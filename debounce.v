==> flow/design.v <==
module debounce_switches(
input clk,
input rst,
input [17:0]SW, 
output [17:0]SW_db
);
debounce db0(clk, rst, SW[0], SW_db[0]);
debounce db1(clk, rst, SW[1], SW_db[1]);
debounce db2(clk, rst, SW[2], SW_db[2]);
debounce db3(clk, rst, SW[3], SW_db[3]);
debounce db4(clk, rst, SW[4], SW_db[4]);
debounce db5(clk, rst, SW[5], SW_db[5]);
debounce db6(clk, rst, SW[6], SW_db[6]);
debounce db7(clk, rst, SW[7], SW_db[7]);
debounce db10(clk, rst, SW[8], SW_db[8]);
debounce db11(clk, rst, SW[9], SW_db[9]);
debounce db12(clk, rst, SW[10], SW_db[10]);
debounce db13(clk, rst, SW[11], SW_db[11]);
debounce db14(clk, rst, SW[12], SW_db[12]);
debounce db15(clk, rst, SW[13], SW_db[13]);
debounce db16(clk, rst, SW[14], SW_db[14]);
debounce db17(clk, rst, SW[15], SW_db[15]);
debounce db18(clk, rst, SW[16], SW_db[16]);
debounce db19(clk, rst, SW[17], SW_db[17]);
endmodule
module debounce (
input clk,
input rst,
input SW, 
output reg SW_db
);
reg [7:0]count;
parameter CALMING_WINDOW = 8'd100;
reg [2:0]S;
reg [2:0]NS;
parameter
	START = 3'd0,
	ONE = 3'd1,
	MAYBE_ONE = 3'd2,
	ZERO = 3'd3,
	MAYBE_ZERO = 3'd4,
	ERROR = 3'hF;
always @(posedge clk or negedge rst)
begin
	if (rst == 1'b0)
		S <= START;
	else
		S <= NS;
end
always @(*)
begin
	case (S)
		START: NS = ZERO;  
		ONE: 
			if (SW == 1'b0)
				NS = MAYBE_ZERO;
			else
				NS = ONE;
		MAYBE_ONE:
			if (SW == 1'b1 && count > 8'd100)
				NS = ONE;
			else if (SW == 1'b1)
				NS = MAYBE_ONE;
			else
				NS = ZERO;
		ZERO:
			if (SW == 1'b1)
				NS = MAYBE_ONE;
			else
				NS = ZERO;
		MAYBE_ZERO:
			if (SW == 1'b0 && count > 8'd100)
				NS = ONE;
			else if (SW == 1'b0)
				NS = MAYBE_ZERO;
			else
				NS = ONE;
		default: NS = ERROR;
	endcase
end
always @(posedge clk or negedge rst)
begin
	if (rst == 1'b0)
		count <= 8'd0;
	else
		case (S)
			START:
			begin
				count <= 8'd0;
			end
			ONE: 
			begin
				count <= 8'd0;
				SW_db <= 1'b1;
			end
			MAYBE_ONE:
			begin
				count <= count + 1'b1;
				SW_db <= 1'b0;
			end
			ZERO:
			begin
				count <= 8'd0;				
				SW_db <= 1'b0;
			end
			MAYBE_ZERO:
			begin
				count <= count + 1'b1;
				SW_db <= 1'b1;
			end
		endcase
end
endmodule
* Tool chain data of debounce_switches
The steps from the RTL of debounce_switches to its reports follow in flow order.
Line numbers count from 1 in the design file above.
Operators carry their Yosys type and port widths (W data, S select, Z words).
Library cell names are shortened.
Not given: -
- Top :: debounce_switches
- Clock :: clk
- Cell library :: sky130hd
- Library corner :: tt_025C_1v80

* Word-level counts
Source: Yosys, flattened and elaborated, memories not mapped. Widths are those after wreduce. Registers that Yosys merges into a memory's read port (data or address) are not register bits. Print and check cells do not count. Equal cells are merged and count once.
- Bits in registers :: 216
- Bits of input ports :: 20
- Output and inout port bits :: 18
- Cells after elaboration :: 486
- $add $sub $neg :: 18
- Magnitude comparators :: 18
- Equal/unequal tests :: 72
- Muxes and demuxes :: 126
- Bitwise logic cells :: 18
- Reduce/logical cells :: 180
** Operators with widths (count)
- $pmux W8 S2 :: 18
- $pmux W3 S5 :: 18
- $mux W3 :: 54
- $add A8 B1 Y8 const B :: 18
- $gt A8 B7 Y1 const B :: 18
- $reduce_or A2 Y1 :: 54
- $eq A3 B2 Y1 const B :: 36
- $reduce_bool A2 Y1 :: 36
- $eq A3 B1 Y1 const B :: 18
- $eq A3 B3 Y1 const B :: 18
- $logic_not A3 Y1 :: 18
- $reduce_or A3 Y1 :: 18
- $logic_and A1 B1 Y1 :: 36
- $reduce_and A2 Y1 :: 18
- $pmux W1 S2 :: 18
- $not A1 Y1 :: 18
- $mux W1 :: 18

* Logic depth
Depth = most cells in a row (Yosys ltp): at word level without a register or memory, in the mapped netlist without a sequential cell, where the memories' decode and read muxes count.
- Word-level depth :: 4
- ABC_AREA :: 0
- Depth in mapped cells :: 6
- Gate-level depth less buffers :: 6

* Netlist
The flow's flattened synthesis, as Yosys stat reports it; memories are mapped. The netlist is that of the ABC_AREA named above (0 if unset); the other value can give another one.
** Cell types (count)
- dfrtp_1 :: 216
- o21ai_0 :: 181
- edfxtp_1 :: 18
- nor2_1 :: 141
- ha_1 :: 36
- nor4_4 :: 18
- a31oi_1 :: 57
- nand2_1 :: 77
- nor2b_1 :: 34
- inv_1 :: 55
- buf_4 :: 26
- nand3_1 :: 39
- a22o_1 :: 20
- and3_1 :: 28
- nand4_1 :: 28
- or2_2 :: 28
- o31a_1 :: 18
- o311ai_1 :: 17
Other cell types: 27; their cells: 180.
- Cell count :: 1217
- Synthesis area :: 0.0119014 sq mm
- Sequential area :: 0.005972 sq mm
- Flip-flop cells :: 235
The figures by module come from a second, unflattened synthesis with its own total; it is not the netlist above.
- Cell total of the unflattened synthesis :: 1224
- Area (unflattened synthesis) :: 0.0123193 sq mm
Each row is one instance without its submodules.
** By module
- debounce :: times used 18, cells 68, area 0.0006844 sq mm
- debounce_switches :: times used 1, cells 0, area 0 sq mm

* Path before layout
Path of least setup slack by OpenSTA after synthesis, without wires, with an ideal clock, recovery checks aside; 20% of the period is set as input and as output delay. Where synthesis merged equal registers, the netlist keeps one of their names.
- Kind :: input port to flip-flop
- Start :: input port rst
- End :: register db0.SW_db
- Period :: 1880 ps
- External input delay :: 376 ps
- Library setup time :: 292 ps
- Launch time at the first pin :: 376 ps
- Arrival :: 1075 ps
- Data required time :: 1588 ps
- Path slack :: 512 ps
- Path delay :: 991 ps
- Stages on the path :: 3
- Period reached after synthesis :: 1368 ps
"path delay" is the arrival time less input delay plus setup time.
"stages on the path" counts driving pins, that of a launching flip-flop among them; a cell with two outputs on the path counts twice.
"period reached after synthesis" is the clock period less the worst setup slack; recovery checks do not enter. This is arithmetic on one report: input and output delays are still those of the set period (20% each).
The rows between start and end are the longest chain of elaborated cells between them; the timing report does not say that the signal goes this way. Where chains are equally long, one stands for them.
A line is the first line of the expression or statement that the cell stems from. Yosys adds cells for indexed reads and writes and turns some case tables into memories.
A register here has more assigning lines than the two given.
- Cell sequence :: clkbuf_1 -> buf_1 -> o31a_1
- Length of the longest elaborated chain :: 1
- Elaborated cells on any way between the ends :: 1
- Source lines of those cells :: 0
- Those cells by class :: 1 x reduce/logical
** RTL lines, path after synthesis
- start, declared :: RTL line 3 : input rst,
- $reduce_and A2 Y1
- end, assigned :: RTL line 94 : SW_db <= 1'b1;
- end, assigned :: RTL line 99 : SW_db <= 1'b0;
- end, declared :: RTL line 30 : output reg SW_db

* Timing after layout
From the final timing report of stored run 2: the path of least setup slack in the routed layout; clock arrival at registers is part of the times.
The path's times are printed in steps of 10 ps; the period is the one set.
- Kind :: flip-flop to output port
- Start :: register db2.SW_db
- End :: output port SW_db[2]
- Period :: 1770 ps
- Output delay :: 350 ps
- Launch time at the first pin :: 520 ps
- Arrival :: 1360 ps
- Data required time :: 1420 ps
- Path slack :: 60 ps
- Stages on the path :: 2
A register here has more assigning lines than the two given.
- Cell sequence :: edfxtp_1 -> clkdlybuf4s50_1
- Length of the longest elaborated chain :: 0
- Elaborated cells on any way between the ends :: 0
- Source lines of those cells :: 0
** RTL lines, path post-layout
- start, declared :: RTL line 30 : output reg SW_db
- start, assigned :: RTL line 94 : SW_db <= 1'b1;
- start, assigned :: RTL line 99 : SW_db <= 1'b0;
- end, declared :: RTL line 5 : output [17:0]SW_db

debounce_switches through Yosys and OpenROAD on sky130hd: 2 stored runs, unordered, with their settings and measured results. The constraints put input and output delay at 20% of the set period each and load the outputs with 0.01 pF.
"clock period achieved" means the clock period less the worst setup slack. The figure is calculated, with input and output delays left at 20% of the set period.
"worst setup path time": the worst setup path's part of the clock period (all of it between registers, 20% less for each end at a port) less its slack. A launch clock that arrives late makes it longer, a capture clock that arrives late makes it shorter.
"overall power" is the tool's figure for a default switching activity; nothing was simulated.
"worst setup path time" is given in steps of 10 ps.

* Stored run 1
** Files
==> flow/run.sh <==
#!/bin/bash
# the make line also repeats the synthesis and layout settings of config.mk as NAME=value (left out here)
make -C /OpenROAD-flow-scripts/flow DESIGN_CONFIG=/design/flow/config.mk WORK_HOME=/design/flow/orfs CLKGATE_MAP_FILE= finish
==> flow/config.mk <==
export PLATFORM = sky130hd
export DESIGN_NAME = debounce_switches
export DESIGN_NICKNAME = debounce_switches
export VERILOG_FILES = /design/flow/design.v
export SDC_FILE = /design/flow/constraint.sdc
export NUM_CORES = 4
export LEC_CHECK = 0
export CAP_MARGIN = 15
export CELL_PAD_IN_SITES_DETAIL_PLACEMENT = 1
export CORE_MARGIN = 2
export CORE_UTILIZATION = 48
export MIN_ROUTING_LAYER = met2
export PLACE_DENSITY_LB_ADDON = 0.27
export SLEW_MARGIN = 20
==> flow/constraint.sdc <==
create_clock -name core_clock -period 0.923 [get_ports {clk}]
set_input_delay 0.1846 -clock core_clock [delete_from_list [all_inputs] [get_ports {clk}]]
set_output_delay 0.1846 -clock core_clock [all_outputs]
set_load 0.01 [all_outputs]
** Results
Did not finish, routing stopped with GRT-0232.

* Stored run 2
** Files
==> flow/run.sh <==
#!/bin/bash
# the make line also repeats the synthesis and layout settings of config.mk as NAME=value (left out here)
make -C /OpenROAD-flow-scripts/flow DESIGN_CONFIG=/design/flow/config.mk WORK_HOME=/design/flow/orfs CLKGATE_MAP_FILE= finish
==> flow/config.mk <==
export PLATFORM = sky130hd
export DESIGN_NAME = debounce_switches
export DESIGN_NICKNAME = debounce_switches
export VERILOG_FILES = /design/flow/design.v
export SDC_FILE = /design/flow/constraint.sdc
export NUM_CORES = 4
export LEC_CHECK = 0
export CAP_MARGIN = 20
export CORE_MARGIN = 2
export CORE_UTILIZATION = 40
export SLEW_MARGIN = 20
==> flow/constraint.sdc <==
create_clock -name core_clock -period 1.77 [get_ports {clk}]
set_input_delay 0.3540 -clock core_clock [delete_from_list [all_inputs] [get_ports {clk}]]
set_output_delay 0.3540 -clock core_clock [all_outputs]
set_load 0.01 [all_outputs]
** Results
- Clock period achieved :: 1710 ps
- Summed negative setup slack :: 0 ps
- Die area :: 0.0311487 sq mm
- Utilization after routing :: 46.1%
- Std-cell area (final layout) :: 0.0135893 sq mm
- Worst setup path time :: 1360 ps
- Worst setup path kind :: flip-flop to output port
- Setup slack of the worst path :: 60 ps
- Overall power :: 12.685 mW
- Netlist area reported by Yosys :: 0.0119014 sq mm
